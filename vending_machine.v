==> flow/design.v <==
module control (                                                                                                                                                                                                   
input clk,
input reset_n,
input start,
input done_money,
input cancel,
input continue_buy,
input [2:0] money,
input [1:0] item_in,
output done,
output end_trans,
output [7:0] sum_money,
output [7:0] price,
output [1:0] item_select,
output wire [2:0] state
            );
wire [4:0] sum_money_temp;
wire [4:0] price_temp;
wire [1:0] item_temp;
fsm U1 (.clk(clk),
        .reset_n(reset_n),
        .start(start),
        .done_money(done_money),
        .cancel(cancel),
        .continue_buy(continue_buy),
        .deno_5(money[0]),
        .deno_10(money[1]),
        .deno_20(money[2]),
        .item_in(item_temp),
        .state(state),
        .sum_money(sum_money_temp),
        .price(price_temp));
output_loic U2  (
        .state(state),
        .pop(price_temp),
        .money(sum_money_temp),
        .item(item_temp),
        .done(done),
        .end_trans(end_trans),
        .sum_money(sum_money),
        .price(price),
        .item_select(item_select)
        );
endmodule
module fsm (                                                                                                                                                                                                       
input reset_n,
input start,
input done_money,
input cancel,
input continue_buy,
input deno_5,
input deno_10,
input deno_20,
input [1:0] item_in,
input clk,
output [4:0] sum_money,
output [4:0] price,
output reg [2:0] state);
parameter IDLE = 3'd0;
parameter SELECT = 3'd1;
parameter RECEIVE_MONEY = 3'd2;
parameter COMPARE = 3'd3;
parameter PROCESS = 3'd4;
parameter RETURN_CHANGE = 3'd5;
wire [2:0] money_1;
wire [3:0] money_2;
wire [4:0] money_3;
reg [2:0] next_state;
wire out_stock;
wire [2:0] nop [3:0];
wire [4:0] max_money;
wire [4:0] sum;
wire [4:0] pop [3:0];
wire enough_money;
assign pop[0] = 5'd15;
assign pop[1] = 5'd31;
assign pop[2] = 5'd7;
assign pop[3] = 5'd21;
assign nop[0] = 3'd7;
assign nop[1] = 3'd5;
assign nop[2] = 3'd3;
assign nop[3] = 3'd0; 
assign sum = money_1 + money_2 + money_3;
assign out_stock = (nop[item_in] == 0) ? 1'b1 : 1'b0;
assign money_1 = (deno_5) ? 3'd7 : 3'd0;
assign money_2 = (deno_10) ? 4'd15 : 4'd0;
assign money_3 = (deno_20) ? 5'd31 : 5'd0;
assign max_money = 5'b11111;
assign enough_money = (pop[item_in] <= sum) ? 1 : 0;
assign sum_money = sum;
assign price = pop[item_in];
always@(*)
begin
        case (state)
        IDLE: next_state = (start) ? SELECT : state;
        SELECT: next_state = ((~out_stock) && (~cancel)) ? RECEIVE_MONEY : ((out_stock) && (~cancel)) ? state : IDLE;
        RECEIVE_MONEY: next_state = ((done_money) || (sum > max_money) && (~cancel)) ? COMPARE : ((~done_money) && (sum < max_money) && (~cancel)) ? state : RETURN_CHANGE;
        COMPARE: next_state = (enough_money) ? RETURN_CHANGE : PROCESS;
        PROCESS: next_state = (cancel) ? RETURN_CHANGE : RECEIVE_MONEY;
        RETURN_CHANGE: next_state = (continue_buy) ? SELECT : IDLE;
        default: next_state = state;
        endcase
end
always@(posedge clk or negedge reset_n)
begin
        if(!reset_n)
                state <= IDLE;
        else
                state <= next_state;
end
endmodule        
module output_loic (                                                                                                                                                                                               
input [2:0] state,
input [4:0] pop,
input [4:0] money,
input [1:0] item,
output reg done,
output reg end_trans,
output reg [7:0] sum_money,
output reg [7:0] price,
output reg [1:0] item_select);
parameter IDLE = 3'd0;
parameter SELECT = 3'd1;
parameter RECEIVE_MONEY = 3'd2;
parameter COMPARE = 3'd3;
parameter PROCESS = 3'd4;
parameter RETURN_CHANGE = 3'd5;
always@(*)
begin
        case (state)
        IDLE:
        begin
                done = 1'b0;
                end_trans = 1'b0;
                sum_money = 8'b00000000;
                price = 8'b00000000;
                item_select = 2'b00;
        end
        SELECT:
        begin
                done = 1'b0;
                end_trans = 1'b0;
                sum_money = 8'b00000000;
                price = 8'b00000000;
                item_select = 2'b00;
        end
        RECEIVE_MONEY:
        begin
                done = 1'b0;
                end_trans = 1'b0;
                sum_money = 8'b00000000;
                price = 8'b00000000;
                item_select = 2'b00;
        end
        COMPARE:                                                                                                                                                                                             
        begin
                done = 1'b0;
                end_trans = 1'b0;
                sum_money = 8'b00000000;                                                                                                                                                                           
                price = 8'b00000000;
                item_select = 2'b00;
        end
        PROCESS:                                                                                                                                                                                             
        begin
                done = 1'b0;
                end_trans = 1'b0;                                                                                                                                                                                  
                sum_money = 8'b00000000;                                                                                                                                                                           
                price = 8'b00000000;
                item_select = 2'b00;
        end
        RETURN_CHANGE:                                                                                                                                                                                             
        begin
                done = 1'b0;
                end_trans = 1'b1;                                                                                                                                                                                  
                sum_money = money;                                                                                                                                                                           
                price = pop;
                item_select = item;
        end
        default:
        begin
                done = 1'b0;
                end_trans = 1'b0;
                sum_money = 8'b00000000;                                                                                                                                                                           
                price = 8'b00000000;
                item_select = 2'b00;
        end
        endcase
end
endmodule      
Reports on control
What the tools print for control, step after step.
Line numbers count from 1 in the design file above.
{"block": "design", "top": "control", "clock": "clk", "lib": "sky130hd", "pvt_corner": "tt_025C_1v80"}

Word level
Counts by Yosys on the flattened word-level netlist (proc, flatten, opt, wreduce; memories kept). Register bits leave out memories and registers merged into their read ports (data or address). Print and check cells are left out. Cells with the same type and inputs are merged into one.
{"block": "op_classes", "add_sub_neg": 2, "equal": 11, "reduce_and_logical": 11, "n_logic": 3, "n_cmp": 3, "n_mux": 20}
{"block": "op_table", "operator": "3-bit 2-to-1 mux", "count": 7}
{"block": "op_table", "operator": "5-bit parallel mux with 4-bit select", "count": 1}
{"block": "op_table", "operator": "3-bit parallel mux with 6-bit select", "count": 1}
{"block": "op_table", "operator": "5-bit 2-to-1 mux", "count": 3}
{"block": "op_table", "operator": "3-bit parallel mux with 4-bit select", "count": 1}
{"block": "op_table", "operator": "3-bit by 2-bit == test with 1-bit output (second input constant)", "count": 2}
{"block": "op_table", "operator": "3-bit by 2-bit inequality test with 1-bit output (second input constant)", "count": 2}
{"block": "op_table", "operator": "3-bit == test (second input constant)", "count": 2}
{"block": "op_table", "operator": "3-bit zero test", "count": 2}
{"block": "op_table", "operator": "6-bit nonzero test", "count": 1}
{"block": "op_table", "operator": "1-bit logical AND", "count": 5}
{"block": "op_table", "operator": "3-bit by 4-bit adder with 5-bit output", "count": 1}
{"block": "op_table", "operator": "5-bit adder", "count": 1}
{"block": "op_table", "operator": "5-bit <= comparator", "count": 1}
{"block": "op_table", "operator": "5-bit greater-than comparator (second input constant)", "count": 1}
{"block": "op_table", "operator": "5-bit < comparator (second input constant)", "count": 1}
{"block": "op_table", "operator": "1-bit 2-to-1 mux", "count": 5}
{"block": "op_table", "operator": "2-bit == test (second input constant)", "count": 2}
{"block": "op_table", "operator": "4-bit AND reduction", "count": 1}
{"block": "op_table", "operator": "4-bit 2-to-1 mux", "count": 1}
{"block": "op_table", "operator": "1-bit inverter", "count": 3}
{"block": "op_table", "operator": "3-bit by 1-bit == test with 1-bit output (second input constant)", "count": 1}
{"block": "op_table", "operator": "2-bit by 1-bit == test with 1-bit output (second input constant)", "count": 1}
{"block": "op_table", "operator": "2-bit inequality test (second input constant)", "count": 1}
{"block": "op_table", "operator": "2-bit zero test", "count": 1}
{"block": "op_table", "operator": "2-bit 2-to-1 mux", "count": 1}
{"block": "op_table", "operator": "1-bit logical OR", "count": 1}
{"block": "word_totals", "register_bits": 3, "output_inout_bits": 23, "inputBits": 11}

Logic depth
Depth = most cells in a row (Yosys ltp): at word level without a register or memory, in the mapped netlist without a sequential cell, where the memories' decode and read muxes count.
{"block": "depth", "depth_word": 9, "abc_area": 0, "ltp_mapped": 8}

After synthesis
The flow's flattened synthesis, as Yosys stat reports it; memories are mapped. The netlist is that of the ABC_AREA named above (0 if unset); the other value can give another one.
The area totals of this step are shown rounded.
{"block": "mapped", "flip_flops": 3, "seqArea_um2": 75.1, "yosys_area_um2": 541, "cell_count": 68, "buf_cells": 15}
{"block": "types", "type": "sky130_fd_sc_hd__buf_4", "count": 14, "type_area_um2": 105.101}
{"block": "types", "type": "sky130_fd_sc_hd__dfrtp_1", "count": 3, "type_area_um2": 75.072}
{"block": "types", "type": "sky130_fd_sc_hd__fa_1", "count": 3, "type_area_um2": 60.058}
{"block": "types", "type": "sky130_fd_sc_hd__ha_1", "count": 4, "type_area_um2": 50.048}
{"block": "types", "type": "sky130_fd_sc_hd__inv_1", "count": 7, "type_area_um2": 26.275}
{"block": "types", "type": "sky130_fd_sc_hd__nand2_1", "count": 6, "type_area_um2": 22.522}
{"block": "types", "type": "sky130_fd_sc_hd__nand3_1", "count": 4, "type_area_um2": 20.019}
{"block": "types", "type": "sky130_fd_sc_hd__nor2_1", "count": 4, "type_area_um2": 15.014}
{"block": "types", "type": "sky130_fd_sc_hd__a211oi_2", "count": 1, "type_area_um2": 12.512}
{"block": "types", "type": "sky130_fd_sc_hd__and2_1", "count": 2, "type_area_um2": 12.512}
{"block": "types", "type": "sky130_fd_sc_hd__and3_1", "count": 2, "type_area_um2": 12.512}
{"block": "types", "type": "sky130_fd_sc_hd__a41o_1", "count": 1, "type_area_um2": 10.01}
{"block": "types", "type": "sky130_fd_sc_hd__mux2i_1", "count": 1, "type_area_um2": 10.01}
{"block": "types", "type": "sky130_fd_sc_hd__a21oi_2", "count": 1, "type_area_um2": 8.758}
{"block": "types", "type": "sky130_fd_sc_hd__a2bb2oi_1", "count": 1, "type_area_um2": 8.758}
{"block": "types", "type": "sky130_fd_sc_hd__a32oi_1", "count": 1, "type_area_um2": 8.758}
{"block": "types", "type": "sky130_fd_sc_hd__o221ai_1", "count": 1, "type_area_um2": 8.758}
{"block": "types", "type": "sky130_fd_sc_hd__xnor2_1", "count": 1, "type_area_um2": 8.758}
Not listed: further types 11, cells in them 11.
The figures by module come from a second, unflattened synthesis with its own total; it is not the netlist above.
{"block": "unflattened", "hier_cells": 96, "area_unflattened_um2": 797}
Each row is one instance without its submodules.
{"block": "modules", "module": "fsm", "n_inst": 1, "mod_area_um2": 579, "mod_seq_area_um2": 75.1, "n_cells": 71}
{"block": "modules", "module": "output_loic", "n_inst": 1, "mod_area_um2": 214, "mod_seq_area_um2": 0.0, "n_cells": 24}
{"block": "modules", "module": "control", "n_inst": 1, "mod_area_um2": 3.8, "mod_seq_area_um2": 0.0, "n_cells": 1}

Worst setup path after synthesis
OpenSTA on the mapped netlist: ideal clock, no wires. The path of least setup slack (recovery checks aside). Input and output delay are each 20% of the period. Register names are those of the netlist, which keeps one name where synthesis merged equal registers.
{"block": "synth_timing", "kind": "input -> output", "startpoint": "in money[0]", "endpoint": "out sum_money[4]", "path_stages": 6, "out_delay_ns": 0.494, "input_delay_ns": 0.494, "n_path_buf": 0, "delay_ns": 1.582, "arrival_time_ns": 2.076, "tclk_ns": 2.47, "setup_slack_ns": -0.100, "period_less_setup_slack_ns": 2.57}
"delay_ns" = arrival - input delay + setup time.
At an output port there is no setup time.
"path_stages": output pins that drive a net of the path, with the launching flip-flop's if there is one; two outputs of one cell count as two.
"period_less_setup_slack_ns" is the clock period less the worst setup slack; recovery checks do not enter. This is arithmetic on one report: input and output delays are still those of the set period (20% each).
Between the ends stands the longest chain of elaborated cells between them, by number of cells; it is not shown to be the way that was timed. Of several equally long chains one is given.
A line is the first line of the expression or statement that the cell stems from. Yosys adds cells for indexed reads and writes and turns some case tables into memories.
{"block": "synth_between", "cell_sequence": "sky130_fd_sc_hd__fa_1 -> sky130_fd_sc_hd__ha_1 -> sky130_fd_sc_hd__fa_1 -> sky130_fd_sc_hd__a31oi_1 -> sky130_fd_sc_hd__xor2_1 -> sky130_fd_sc_hd__nor2_1", "elab_chain_cells": 4, "cells_between": 4, "lines_between": 3, "cone_classes": "add/sub (2); mux (2)"}
{"block": "synth_rtl", "element": "from (decl)", "line_no": 8, "source": "input [2:0] money,"}
{"block": "synth_rtl", "element": "3-bit 2-to-1 mux", "line_no": 85, "source": "assign money_1 = (deno_5) ? 3'd7 : 3'd0;"}
{"block": "synth_rtl", "element": "3-bit by 4-bit adder with 5-bit output", "line_no": 83, "source": "assign sum = money_1 + money_2 + money_3;"}
{"block": "synth_rtl", "element": "5-bit adder", "line_no": 83}
{"block": "synth_rtl", "element": "5-bit 2-to-1 mux", "line_no": 130, "source": "case (state)"}
{"block": "synth_rtl", "element": "to (decl)", "line_no": 12, "source": "output [7:0] sum_money,"}

Worst path after layout
Path of least setup slack in the final report of record 1 (OpenROAD, finished layout, wires in). Where an end is a register, its clock arrival counts in the times.
{"block": "layout_timing", "kind": "input -> output", "startpoint": "in money[0]", "endpoint": "out sum_money[3]", "tclk_ns": 4.16, "setup_slack_ns": 0.17, "path_stages": 6, "n_path_buf": 2, "input_delay_ns": 0.83, "arrival_time_ns": 3.16, "out_delay_ns": 0.83}
Between the ends stands the longest chain of elaborated cells between them, by number of cells; it is not shown to be the way that was timed. Of several equally long chains one is given.
{"block": "layout_between", "cell_sequence": "sky130_fd_sc_hd__clkdlybuf4s50_1 -> sky130_fd_sc_hd__fa_1 -> sky130_fd_sc_hd__ha_1 -> sky130_fd_sc_hd__fa_1 -> sky130_fd_sc_hd__and2_1 -> sky130_fd_sc_hd__clkdlybuf4s50_1", "elab_chain_cells": 4, "cells_between": 4, "lines_between": 3, "cone_classes": "add/sub (2); mux (2)"}
{"block": "layout_rtl", "element": "from (decl)", "line_no": 8, "source": "input [2:0] money,"}
{"block": "layout_rtl", "element": "3-bit 2-to-1 mux", "line_no": 85, "source": "assign money_1 = (deno_5) ? 3'd7 : 3'd0;"}
{"block": "layout_rtl", "element": "3-bit by 4-bit adder with 5-bit output", "line_no": 83, "source": "assign sum = money_1 + money_2 + money_3;"}
{"block": "layout_rtl", "element": "5-bit adder", "line_no": 83}
{"block": "layout_rtl", "element": "5-bit 2-to-1 mux", "line_no": 130, "source": "case (state)"}
{"block": "layout_rtl", "element": "to (decl)", "line_no": 12, "source": "output [7:0] sum_money,"}

Subject: control on sky130hd, stored results

Hello all,

Measured results for control: 2 stored runs of the Yosys and OpenROAD flow on sky130hd. The settings differ; the order carries no meaning. The constraints put input and output delay at 20% of the set period each and load the outputs with 0.01 pF.
"clock_period_reached_ns" is the run's clock period less its worst setup slack. It is reckoned from that one timing run; input and output delays stay at 20% of the period that was set.
"critical_path_time_ns" means the part of the period allowed to the worst setup path (the constraints hold back 20% at inputs and 20% at outputs) less its slack; where the path has registers, the arrival times of their clocks count too.
By "power_total_uw" is meant OpenSTA's value without simulated activity: inputs other than the clock are taken to toggle once in ten clock periods, and the tool carries that through the logic.
The measured numbers are rounded.

Record 1
==> flow/run.sh <==
#!/bin/bash
# the make line also repeats the synthesis and layout settings of config.mk as NAME=value (left out here)
make -C /OpenROAD-flow-scripts/flow DESIGN_CONFIG=/design/flow/config.mk WORK_HOME=/design/flow/orfs CLKGATE_MAP_FILE= finish
==> flow/config.mk <==
export PLATFORM = sky130hd
export DESIGN_NAME = control
export DESIGN_NICKNAME = control
export VERILOG_FILES = /design/flow/design.v
export SDC_FILE = /design/flow/constraint.sdc
export NUM_CORES = 4
export LEC_CHECK = 0
export ABC_AREA = 0
export CAP_MARGIN = 5
export CELL_PAD_IN_SITES_DETAIL_PLACEMENT = 0
export CELL_PAD_IN_SITES_GLOBAL_PLACEMENT = 0
export CORE_MARGIN = 2
export CORE_UTILIZATION = 27
export CTS_CLUSTER_DIAMETER = 212
export GPL_ROUTABILITY_DRIVEN = 0
export HOLD_SLACK_MARGIN = 0.22
export MAX_ROUTING_LAYER = met4
export PLACE_DENSITY_LB_ADDON = 0.29
export SLEW_MARGIN = 25
==> flow/constraint.sdc <==
create_clock -name core_clock -period 4.16 [get_ports {clk}]
set_input_delay 0.8320 -clock core_clock [delete_from_list [all_inputs] [get_ports {clk}]]
set_output_delay 0.8320 -clock core_clock [all_outputs]
set_load 0.01 [all_outputs]

==> results of record 1, as JSON <==
{
  "yosys.chip_area_um2": 541,
  "die_area_um2": 2380,
  "final_cell_area_um2": 753,
  "utilization_frac": 0.392,
  "ws_setup_ns": 0.171,
  "setup_tns_ns": 0.000,
  "fin_hold_ws_ns": 0.711,
  "power_total_uw": 145,
  "clock_period_reached_ns": 3.989,
  "critical_path_time_ns": 2.33,
  "timing.worst_path_kind": "input -> output"
}

Record 2
==> flow/run.sh <==
#!/bin/bash
# the make line also repeats the synthesis and layout settings of config.mk as NAME=value (left out here)
make -C /OpenROAD-flow-scripts/flow DESIGN_CONFIG=/design/flow/config.mk WORK_HOME=/design/flow/orfs CLKGATE_MAP_FILE= finish
==> flow/config.mk <==
export PLATFORM = sky130hd
export DESIGN_NAME = control
export DESIGN_NICKNAME = control
export VERILOG_FILES = /design/flow/design.v
export SDC_FILE = /design/flow/constraint.sdc
export NUM_CORES = 4
export LEC_CHECK = 0
export ABC_AREA = 0
export CAP_MARGIN = 20
export CELL_PAD_IN_SITES_DETAIL_PLACEMENT = 2
export CORE_ASPECT_RATIO = 1.66
export CORE_MARGIN = 8
export CORE_UTILIZATION = 44
export CTS_CLUSTER_DIAMETER = 383
export CTS_CLUSTER_SIZE = 79
export GPL_ROUTABILITY_DRIVEN = 0
export HOLD_SLACK_MARGIN = 0.03
export MAX_ROUTING_LAYER = met5
export MIN_ROUTING_LAYER = met1
export PLACE_DENSITY_LB_ADDON = 0.04
export SLEW_MARGIN = 25
==> flow/constraint.sdc <==
create_clock -name core_clock -period 2.65 [get_ports {clk}]
set_input_delay 0.5300 -clock core_clock [delete_from_list [all_inputs] [get_ports {clk}]]
set_output_delay 0.5300 -clock core_clock [all_outputs]
set_load 0.01 [all_outputs]

==> results of record 2, as JSON <==
{
  "outcome": "incomplete, floorplanning halted on PDN-0185"
}

Thanks
